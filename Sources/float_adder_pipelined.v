==> flow/design.v <==
module float_adder_pipelined #(
  parameter BIAS = 5'd15
)(
  input  wire        clk,
  input  wire        rstn,
  input  wire        valid_in,
  input  wire [15:0] num1,
  input  wire [15:0] num2,
  output reg         valid_out,
  output reg  [15:0] result,
  output reg         overflow,
  output reg         zero,
  output reg         NaN,
  output reg         precisionLost
);
  wire s1, s2;
  wire [4:0] e1_raw, e2_raw;
  wire [9:0] f1, f2;
  assign {s1, e1_raw, f1} = num1;
  assign {s2, e2_raw, f2} = num2;
  wire n1_is_inf = (&e1_raw) & ~|f1;
  wire n2_is_inf = (&e2_raw) & ~|f2;
  wire n1_is_nan = (&e1_raw) &  |f1;
  wire n2_is_nan = (&e2_raw) &  |f2;
  wire any_nan   = n1_is_nan | n2_is_nan;
  wire any_inf   = n1_is_inf | n2_is_inf;
  wire n1_is_zero = ~|e1_raw & ~|f1;
  wire n2_is_zero = ~|e2_raw & ~|f2;
  wire h1 = |e1_raw;
  wire h2 = |e2_raw;
  wire  e1_gt_e2 = (e1_raw > e2_raw);
  wire  e1_eq_e2 = (e1_raw == e2_raw);
  wire  f1_ge_f2 = (f1 >= f2);
  wire  pick1_as_big = e1_gt_e2 | (e1_eq_e2 & f1_ge_f2);
  wire        big_s   = pick1_as_big ? s1     : s2;
  wire [4:0]  big_e   = pick1_as_big ? e1_raw : e2_raw;
  wire [9:0]  big_f   = pick1_as_big ? f1     : f2;
  wire        big_h   = pick1_as_big ? h1     : h2;
  wire        sml_s   = pick1_as_big ? s2     : s1;
  wire [4:0]  sml_e   = pick1_as_big ? e2_raw : e1_raw;
  wire [9:0]  sml_f   = pick1_as_big ? f2     : f1;
  wire        sml_h   = pick1_as_big ? h2     : h1;
  wire [4:0] big_ex = big_e + {4'd0, ~|big_e};
  wire [4:0] sml_ex = sml_e + {4'd0, ~|sml_e};
  wire [4:0] ex_diff = big_ex - sml_ex;
  wire [10:0] big_float = {big_h, big_f};
  wire [10:0] small_float = {sml_h, sml_f};
  wire sameSign = (big_s == sml_s);
  wire [10:0] sign_small_float = sameSign ? small_float : (~small_float + 1);
  reg [10:0] shifted_small_float;
  reg [9:0] small_extension;
  always @* begin
    case (ex_diff[4:0])
      5'd0:  begin shifted_small_float = sign_small_float; small_extension = 10'd0; end
      5'd1:  begin shifted_small_float = {1'b0, sign_small_float[10:1]}; small_extension = {sign_small_float[0], 9'd0}; end
      5'd2:  begin shifted_small_float = {2'b0, sign_small_float[10:2]}; small_extension = sign_small_float[1:0]; end
      5'd3:  begin shifted_small_float = {3'b0, sign_small_float[10:3]}; small_extension = sign_small_float[2:0]; end
      5'd4:  begin shifted_small_float = {4'b0, sign_small_float[10:4]}; small_extension = sign_small_float[3:0]; end
      5'd5:  begin shifted_small_float = {5'b0, sign_small_float[10:5]}; small_extension = sign_small_float[4:0]; end
      5'd6:  begin shifted_small_float = {6'b0, sign_small_float[10:6]}; small_extension = sign_small_float[5:0]; end
      5'd7:  begin shifted_small_float = {7'b0, sign_small_float[10:7]}; small_extension = sign_small_float[6:0]; end
      5'd8:  begin shifted_small_float = {8'b0, sign_small_float[10:8]}; small_extension = sign_small_float[7:0]; end
      5'd9:  begin shifted_small_float = {9'b0, sign_small_float[10:9]}; small_extension = sign_small_float[8:0]; end
      5'd10: begin shifted_small_float = {10'b0, sign_small_float[10]}; small_extension = sign_small_float[9:0]; end
      default: begin shifted_small_float = 11'd0; small_extension = sign_small_float[9:0]; end
    endcase
  end
  wire sum_carry;
  wire [10:0] sum;
  assign {sum_carry, sum} = big_float + shifted_small_float;
  wire zeroSmall = ~(|sml_ex | |sml_f);
  reg [3:0] shift_am;
  always @* begin
    casex(sum)
      11'b1xxxxxxxxxx: shift_am = 4'd0;
      11'b01xxxxxxxxx: shift_am = 4'd1;
      11'b001xxxxxxxx: shift_am = 4'd2;
      11'b0001xxxxxxx: shift_am = 4'd3;
      11'b00001xxxxxx: shift_am = 4'd4;
      11'b000001xxxxx: shift_am = 4'd5;
      11'b0000001xxxx: shift_am = 4'd6;
      11'b00000001xxx: shift_am = 4'd7;
      11'b000000001xx: shift_am = 4'd8;
      11'b0000000001x: shift_am = 4'd9;
      default: shift_am = 4'd10;
    endcase
  end
  reg [9:0] sum_shifted;
  reg [9:0] sum_extension;
  always @* begin
    case (shift_am)
      4'd0: sum_shifted =  sum[9:0];
      4'd1: sum_shifted = {sum[8:0], sum_extension[9]};
      4'd2: sum_shifted = {sum[7:0], sum_extension[9:8]};
      4'd3: sum_shifted = {sum[6:0], sum_extension[9:7]};
      4'd4: sum_shifted = {sum[5:0], sum_extension[9:6]};
      4'd5: sum_shifted = {sum[4:0], sum_extension[9:5]};
      4'd6: sum_shifted = {sum[3:0], sum_extension[9:4]};
      4'd7: sum_shifted = {sum[2:0], sum_extension[9:3]};
      4'd8: sum_shifted = {sum[1:0], sum_extension[9:2]};
      4'd9: sum_shifted = {sum[0],  sum_extension[9:1]};
      default: sum_shifted = sum_extension;
    endcase
    case (shift_am)
      4'd0: sum_extension = small_extension;
      4'd1: sum_extension = small_extension[8:0];
      4'd2: sum_extension = small_extension[7:0];
      4'd3: sum_extension = small_extension[6:0];
      4'd4: sum_extension = small_extension[5:0];
      4'd5: sum_extension = small_extension[4:0];
      4'd6: sum_extension = small_extension[3:0];
      4'd7: sum_extension = small_extension[2:0];
      4'd8: sum_extension = small_extension[1:0];
      4'd9: sum_extension = small_extension[0];
      default: sum_extension = 10'd0;
    endcase
  end
  wire neg_exp = (big_ex < shift_am);
  wire [4:0] res_exp_same_s = big_ex + {4'd0, (~zeroSmall & sum_carry & sameSign)} - {4'd0,({1'b0,sum[9:0]} == sum)};
  wire [4:0] res_exp_diff_s = (neg_exp | (shift_am == 4'd10)) ? 5'd0 : (~shift_am + big_ex + 5'd1);
  wire [4:0] res_exp = sameSign ? res_exp_same_s : res_exp_diff_s;
  wire [9:0] res_frac = zeroSmall ? big_f : ((sameSign) ? ((sum_carry) ? sum[10:1] : sum[9:0]) : ((neg_exp) ? 10'd0 : sum_shifted));
  wire res_zero = (num1[14:0] == num2[14:0]) & (~num1[15] == num2[15]);
  wire res_overflow = ((&big_ex[4:1] & ~big_ex[0]) & sum_carry & sameSign) | any_inf;
  wire res_nan = any_nan | (n1_is_inf & n2_is_inf & (s1 ^ s2));
  reg res_precisionLost;
  always @* begin
    case (shift_am)
      4'd0: res_precisionLost = |sum_extension;
      4'd1: res_precisionLost = |sum_extension[8:0];
      4'd2: res_precisionLost = |sum_extension[7:0];
      4'd3: res_precisionLost = |sum_extension[6:0];
      4'd4: res_precisionLost = |sum_extension[5:0];
      4'd5: res_precisionLost = |sum_extension[4:0];
      4'd6: res_precisionLost = |sum_extension[3:0];
      4'd7: res_precisionLost = |sum_extension[2:0];
      4'd8: res_precisionLost = |sum_extension[1:0];
      4'd9: res_precisionLost = sum_extension[0];
      default: res_precisionLost = 1'b0;
    endcase
  end
  reg [15:0] result_r;
  reg        overflow_r, zero_r, nan_r, precisionLost_r;
  reg        valid_r1;
  always @(posedge clk or negedge rstn) begin
    if (!rstn) begin
      result_r        <= 16'd0;
      overflow_r      <= 1'b0;
      zero_r          <= 1'b0;
      nan_r           <= 1'b0;
      precisionLost_r <= 1'b0;
      valid_r1        <= 1'b0;
    end else begin
      result_r        <= {big_s, res_exp, res_frac} | {16{res_overflow}};
      overflow_r      <= res_overflow;
      zero_r          <= res_zero;
      nan_r           <= res_nan;
      precisionLost_r <= res_precisionLost;
      valid_r1        <= valid_in;
    end
  end
  always @(posedge clk or negedge rstn) begin
    if (!rstn) begin
      valid_out     <= 1'b0;
      result        <= 16'd0;
      overflow      <= 1'b0;
      zero          <= 1'b0;
      NaN           <= 1'b0;
      precisionLost <= 1'b0;
    end else begin
      valid_out     <= valid_r1;
      result        <= result_r;
      overflow      <= overflow_r;
      zero          <= zero_r;
      NaN           <= nan_r;
      precisionLost <= precisionLost_r;
    end
  end
endmodule
# Step by step through the tools: float_adder_pipelined
# Tool output for the design above, in the order of the flow.
# Line numbers count from 1 in the design file above.
# Library cell names are shortened.
# Not given: n/a
dict set report inputs {
  top_module {float_adder_pipelined}
  clock_port {clk}
  library {sky130hd}
  pvt_corner {tt_025C_1v80}
}

# Word level
# Counts by Yosys on the flattened word-level netlist (proc, flatten, opt, wreduce; memories kept). Register bits leave out memories and registers merged into their read ports (data or address); mux counts leave out enables and synchronous resets folded into registers. Print and check cells are left out. Cells with the same type and inputs are merged into one.
dict set report op_classes {
  addsub 9
  compare 3
  n_eq 33
  mux 21
  bitwise 27
  reduce_logical 26
}
# cell n
set ops {}
lappend ops {{10-bit case mux with 10-bit select} 3}
lappend ops {{11-bit case mux with 11-bit select} 1}
lappend ops {{10-bit two-way mux} 6}
lappend ops {{10-bit OR reduction} 4}
lappend ops {{4-bit case mux with 10-bit select} 1}
lappend ops {{5-bit OR reduction} 6}
lappend ops {{5-bit by 3-bit == test with 1-bit output with constant B} 4}
lappend ops {{5-bit two-way mux} 4}
lappend ops {{16-bit OR} 1}
lappend ops {{4-bit by 3-bit == test with 1-bit output with constant B} 4}
lappend ops {{15-bit == test} 1}
lappend ops {{5-bit by 1-bit adder with 5-bit output} 3}
lappend ops {{5-bit by 4-bit == test with 1-bit output with constant B} 3}
lappend ops {{1-bit AND} 13}
lappend ops {{11-bit by 11-bit adder with 12-bit output} 1}
lappend ops {{4-bit == test with constant B} 3}
lappend ops {{11-bit by 1-bit adder with 11-bit output with constant B} 1}
lappend ops {{11-bit inverter} 1}
lappend ops {{11-bit two-way mux} 1}
lappend ops {{10-bit by 1-bit == test with 1-bit output with constant B} 1}
lappend ops {{10-bit >= comparator} 1}
lappend ops {{5-bit by 1-bit == test with 1-bit output with constant B} 2}
lappend ops {{5-bit by 2-bit == test with 1-bit output with constant B} 2}
lappend ops {{5-bit AND reduction} 2}
lappend ops {{1-bit case mux with 10-bit select} 1}
lappend ops {{9-bit by 1-bit == test with 1-bit output with constant B} 1}
lappend ops {{9-bit OR reduction} 1}
lappend ops {{4-bit by 1-bit == test with 1-bit output with constant B} 2}
# Other operator kinds: 29; their cells: 45.
dict set report bits {
  register_bits 42
  input_bits 35
  out_inout_bits 21
  word_cells 131
}

# Longest topological paths
# Depth = most cells in a row (Yosys ltp): at word level without a register or memory, in the mapped netlist without a sequential cell, where the memories' decode and read muxes count.
dict set report logic_depth {
  ltp_word 20
  abc_area 0
  ltp_mapped 49
  mapped_depth_nobuf 44
}

# After synthesis
# Source: synth_stat.txt of the flow (Yosys; design flattened, memories mapped). It holds for the ABC_AREA given above (unset counts as 0); a run with the other value may have another netlist.
# type n area_total_um2
set by_type {}
lappend by_type {dfrtp_1 42 1.05E+03}
lappend by_type {ha_1 46 575.552}
lappend by_type {nand2_1 75 281.52}
lappend by_type {nor2_1 71 266.506}
lappend by_type {a21oi_1 50 250.24}
lappend by_type {xnor2_1 28 245.235}
lappend by_type {mux2i_1 19 190.182}
lappend by_type {o21ai_0 37 185.178}
lappend by_type {inv_1 41 153.898}
lappend by_type {xor2_1 17 148.893}
lappend by_type {nand3_1 25 125.12}
lappend by_type {a21o_1 15 112.608}
lappend by_type {nor3_1 18 90.086}
lappend by_type {o22ai_1 13 81.328}
lappend by_type {fa_1 4 80.077}
lappend by_type {o211ai_1 10 75.072}
lappend by_type {clkbuf_1 19 71.318}
lappend by_type {a221oi_1 8 70.067}
# Other cell types: 57; their cells: 143.
dict set report synth_totals {
  mapped_cells 681
  area_um2 5242.5
  sequential_area_um2 1051.0
  flip_flops 42
  buffers 29
}

# Worst setup path after synthesis
# Source: OpenSTA report_checks on the synthesized netlist (no wires, ideal clock, input and output delay 20% of the period each), path of least setup slack; recovery checks are left aside. Register names are those of the netlist, which keeps one name where synthesis merged equal registers.
dict set report synth_timing {
  kind {input to register}
  startpoint {input port num2[12]}
  endpoint {register result_r[0]}
  tclk_ns 13.5
  input_delay_ns 2.700
  setup_time_ns 0.128
  launch_ns 2.700
  arrival_ns 11.671
  required_time_ns 13.372
  path_slack_ns 1.700
  path_delay_ns 9.099
  driving_pins 44
  path_buffers 4
  synth_period_reached_ns 11.8
}
# "path_delay_ns" is the arrival time less input delay plus setup time.
# "driving_pins": output pins that drive a net of the path, with the launching flip-flop's if there is one; two outputs of one cell count as two.
# "synth_period_reached_ns" = period - worst setup slack (recovery checks aside). The figure is calculated, with input and output delays left at 20% of the set period.
# The rows between start and end are the longest chain of elaborated cells between them; the timing report does not say that the signal goes this way. Where chains are equally long, one stands for them.
# A line is the first line of the expression or statement that the cell stems from. Yosys adds cells for indexed reads and writes and turns some case tables into memories.
dict set report synth_between {
  cell_sequence {clkbuf_1 > inv_1 > ha_1 > and4_1 > nand3_1 > o32ai_2 > a21oi_4 > buf_2 > buf_2 > clkbuf_1 > mux2_2 > nor4b_1 > ha_1 > ha_1 > fa_1 > a21o_1 > a21oi_1 > xnor2_1 > [... 8 more ...] > a21o_1 > a21oi_2 > o21ai_0 > a211oi_1 > nand2_1 > or3_1 > nor2_2 > a31oi_1 > nand3_1 > ha_1 > inv_1 > a21o_1 > a21o_1 > and2_1 > o31ai_2 > o22ai_1 > a221oi_1 > o21ai_1}
  elab_chain_len 20
  cells_between 78
  cone_classes {5 x add/sub; 2 x compare; 30 x eq/ne; 18 x mux; 12 x logic; 11 x reduce/logical}
}
# element line
set synth_rtl {}
lappend synth_rtl {{start, declared} 8} ;# input  wire [15:0] num2,
lappend synth_rtl {{5-bit == test} 32} ;# wire  e1_eq_e2 = (e1_raw == e2_raw);
lappend synth_rtl {{1-bit AND} 34} ;# wire  pick1_as_big = e1_gt_e2 | (e1_eq_e2 & f1_ge_f2);
lappend synth_rtl {{1-bit OR} 34}
lappend synth_rtl {{5-bit two-way mux} 36} ;# wire [4:0]  big_e   = pick1_as_big ? e1_raw : e2_raw;
lappend synth_rtl {{5-bit OR reduction} 43} ;# wire [4:0] big_ex = big_e + {4'd0, ~|big_e};
lappend synth_rtl {{1-bit logical NOT} 43}
lappend synth_rtl {{5-bit by 1-bit adder with 5-bit output} 43}
lappend synth_rtl {{[... 4 more ...]} n/a}
lappend synth_rtl {{10-bit by 1-bit == test with 1-bit output} 74} ;# casex(sum)
lappend synth_rtl {{4-bit case mux with 10-bit select} 74}
lappend synth_rtl {{4-bit == test} 104} ;# case (shift_am)
lappend synth_rtl {{10-bit case mux with 10-bit select} 104}
lappend synth_rtl {{10-bit case mux with 10-bit select} 91} ;# case (shift_am)
lappend synth_rtl {{10-bit two-way mux x3} 122} ;# wire [9:0] res_frac = zeroSmall ? big_f : ((sameSign) ? ((sum_carry) ? sum[10:1] : sum[9:0]) : ((neg_exp) ? 10 ...
lappend synth_rtl {{16-bit OR} 154} ;# result_r        <= {big_s, res_exp, res_frac} | {16{res_overflow}};
lappend synth_rtl {{end, assigned} 147} ;# result_r        <= 16'd0;
lappend synth_rtl {{end, assigned} 154}
lappend synth_rtl {{end, declared} 142} ;# reg [15:0] result_r;

# Path in the finished layout
# From the final timing report of record 1: the path of least setup slack in the routed layout; clock arrival at registers is part of the times.
dict set report layout_timing {
  kind {input to register}
  startpoint {input port num1[5]}
  endpoint {register result_r[0]}
  tclk_ns 9.09
  input_delay_ns 1.82
  setup_time_ns 0.12
  launch_ns 1.82
  arrival_ns 9.78
  required_time_ns 9.25
  path_slack_ns -0.54
  driving_pins 44
  path_buffers 4
}
# The rows between start and end are the longest chain of elaborated cells between them; the timing report does not say that the signal goes this way. Where chains are equally long, one stands for them.
dict set report layout_between {
  cell_sequence {buf_8 > ha_4 > nand4_1 > o221a_1 > a21oi_4 > mux2i_2 > inv_1 > nor4b_2 > ha_2 > nor2b_4 > nand2_2 > xor2_1 > mux2i_1 > buf_4 > ha_4 > a21oi_4 > xnor2_2 > xnor2_2 > [... 8 more ...] > o211a_1 > a211oi_2 > buf_4 > nand2_4 > or3_4 > nor2_4 > a31oi_1 > nand3_1 > ha_2 > inv_2 > a21o_1 > a21o_1 > and2_4 > o31ai_4 > buf_4 > o22ai_2 > a221oi_2 > o21ai_1}
  elab_chain_len 20
  cells_between 77
  cone_classes {5 x add/sub; 2 x compare; 29 x eq/ne; 18 x mux; 12 x logic; 11 x reduce/logical}
}
# element line
set layout_rtl {}
lappend layout_rtl {{start, declared} 7} ;# input  wire [15:0] num1,
lappend layout_rtl {{10-bit >= comparator} 33} ;# wire  f1_ge_f2 = (f1 >= f2);
lappend layout_rtl {{1-bit AND} 34} ;# wire  pick1_as_big = e1_gt_e2 | (e1_eq_e2 & f1_ge_f2);
lappend layout_rtl {{1-bit OR} 34}
lappend layout_rtl {{5-bit two-way mux} 36} ;# wire [4:0]  big_e   = pick1_as_big ? e1_raw : e2_raw;
lappend layout_rtl {{5-bit OR reduction} 43} ;# wire [4:0] big_ex = big_e + {4'd0, ~|big_e};
lappend layout_rtl {{1-bit logical NOT} 43}
lappend layout_rtl {{5-bit by 1-bit adder with 5-bit output} 43}
lappend layout_rtl {{[... 4 more ...]} n/a}
lappend layout_rtl {{10-bit by 1-bit == test with 1-bit output} 74} ;# casex(sum)
lappend layout_rtl {{4-bit case mux with 10-bit select} 74}
lappend layout_rtl {{4-bit == test} 104} ;# case (shift_am)
lappend layout_rtl {{10-bit case mux with 10-bit select} 104}
lappend layout_rtl {{10-bit case mux with 10-bit select} 91} ;# case (shift_am)
lappend layout_rtl {{10-bit two-way mux x3} 122} ;# wire [9:0] res_frac = zeroSmall ? big_f : ((sameSign) ? ((sum_carry) ? sum[10:1] : sum[9:0]) : ((neg_exp) ? 10 ...
lappend layout_rtl {{16-bit OR} 154} ;# result_r        <= {big_s, res_exp, res_frac} | {16{res_overflow}};
lappend layout_rtl {{end, assigned} 147} ;# result_r        <= 16'd0;
lappend layout_rtl {{end, assigned} 154}
lappend layout_rtl {{end, declared} 142} ;# reg [15:0] result_r;

; Measured results for float_adder_pipelined: 2 stored runs of the Yosys and OpenROAD flow on sky130hd. The settings differ; the order carries no meaning. The constraints put input and output delay at 20% of the set period each and load the outputs with 0.01 pF.
; "timing.achieved_period_ns" is the run's clock period less its worst setup slack. It is reckoned from that one timing run; input and output delays stay at 20% of the period that was set.
; "critical_path_time_ns" is the time allowed to the run's worst setup path (the clock period less input and output delay, where it has them) less its slack. Clock arrival times count: a late capture clock shortens it, a late launch clock lengthens it.
; "power.total_uw" is the tool's figure for a default switching activity; nothing was simulated.

[record 1: settings]
period_ns = 9.09
CORE_UTILIZATION = 33
HOLD_SLACK_MARGIN = 0.01
CORE_MARGIN = 8
CELL_PAD_IN_SITES_GLOBAL_PLACEMENT = 0
CELL_PAD_IN_SITES_DETAIL_PLACEMENT = 0
CTS_CLUSTER_SIZE = 73
CTS_CLUSTER_DIAMETER = 282
CAP_MARGIN = 15
SLEW_MARGIN = 10
MAX_ROUTING_LAYER = met4
[record 1: results]
cell_area_final_um2 = 8446.9
ys_area_um2 = 5242.5
critical_path_time_ns = 7.81
worst_path_kind = input to register
final_setup_ws_ns = -0.537
final_setup_tns_ns = -6.029
final_die_area_um2 = 20175.4
utilization_frac = 0.538
timing.achieved_period_ns = 9.627
power.total_uw = 2450
holdWs_ns = 0.346

[record 2: settings]
period_ns = 7.87
CORE_UTILIZATION = 20
SETUP_SLACK_MARGIN = -0.18
PLACE_DENSITY = 0.89
HOLD_SLACK_MARGIN = -0.04
CORE_ASPECT_RATIO = 1.24
CELL_PAD_IN_SITES_DETAIL_PLACEMENT = 1
GPL_TIMING_DRIVEN = 0
CTS_CLUSTER_DIAMETER = 290
SLEW_MARGIN = 25
MAX_ROUTING_LAYER = met4
CAP_MARGIN = 20
CORE_MARGIN = 2
[record 2: results]
cell_area_final_um2 = 8037.7
ys_area_um2 = 5242.5
critical_path_time_ns = 9.27
worst_path_kind = input to register
final_setup_ws_ns = -2.971
final_setup_tns_ns = -47.749
final_die_area_um2 = 27531.3
utilization_frac = 0.309
timing.achieved_period_ns = 10.841
power.total_uw = 2980
holdWs_ns = 0.352
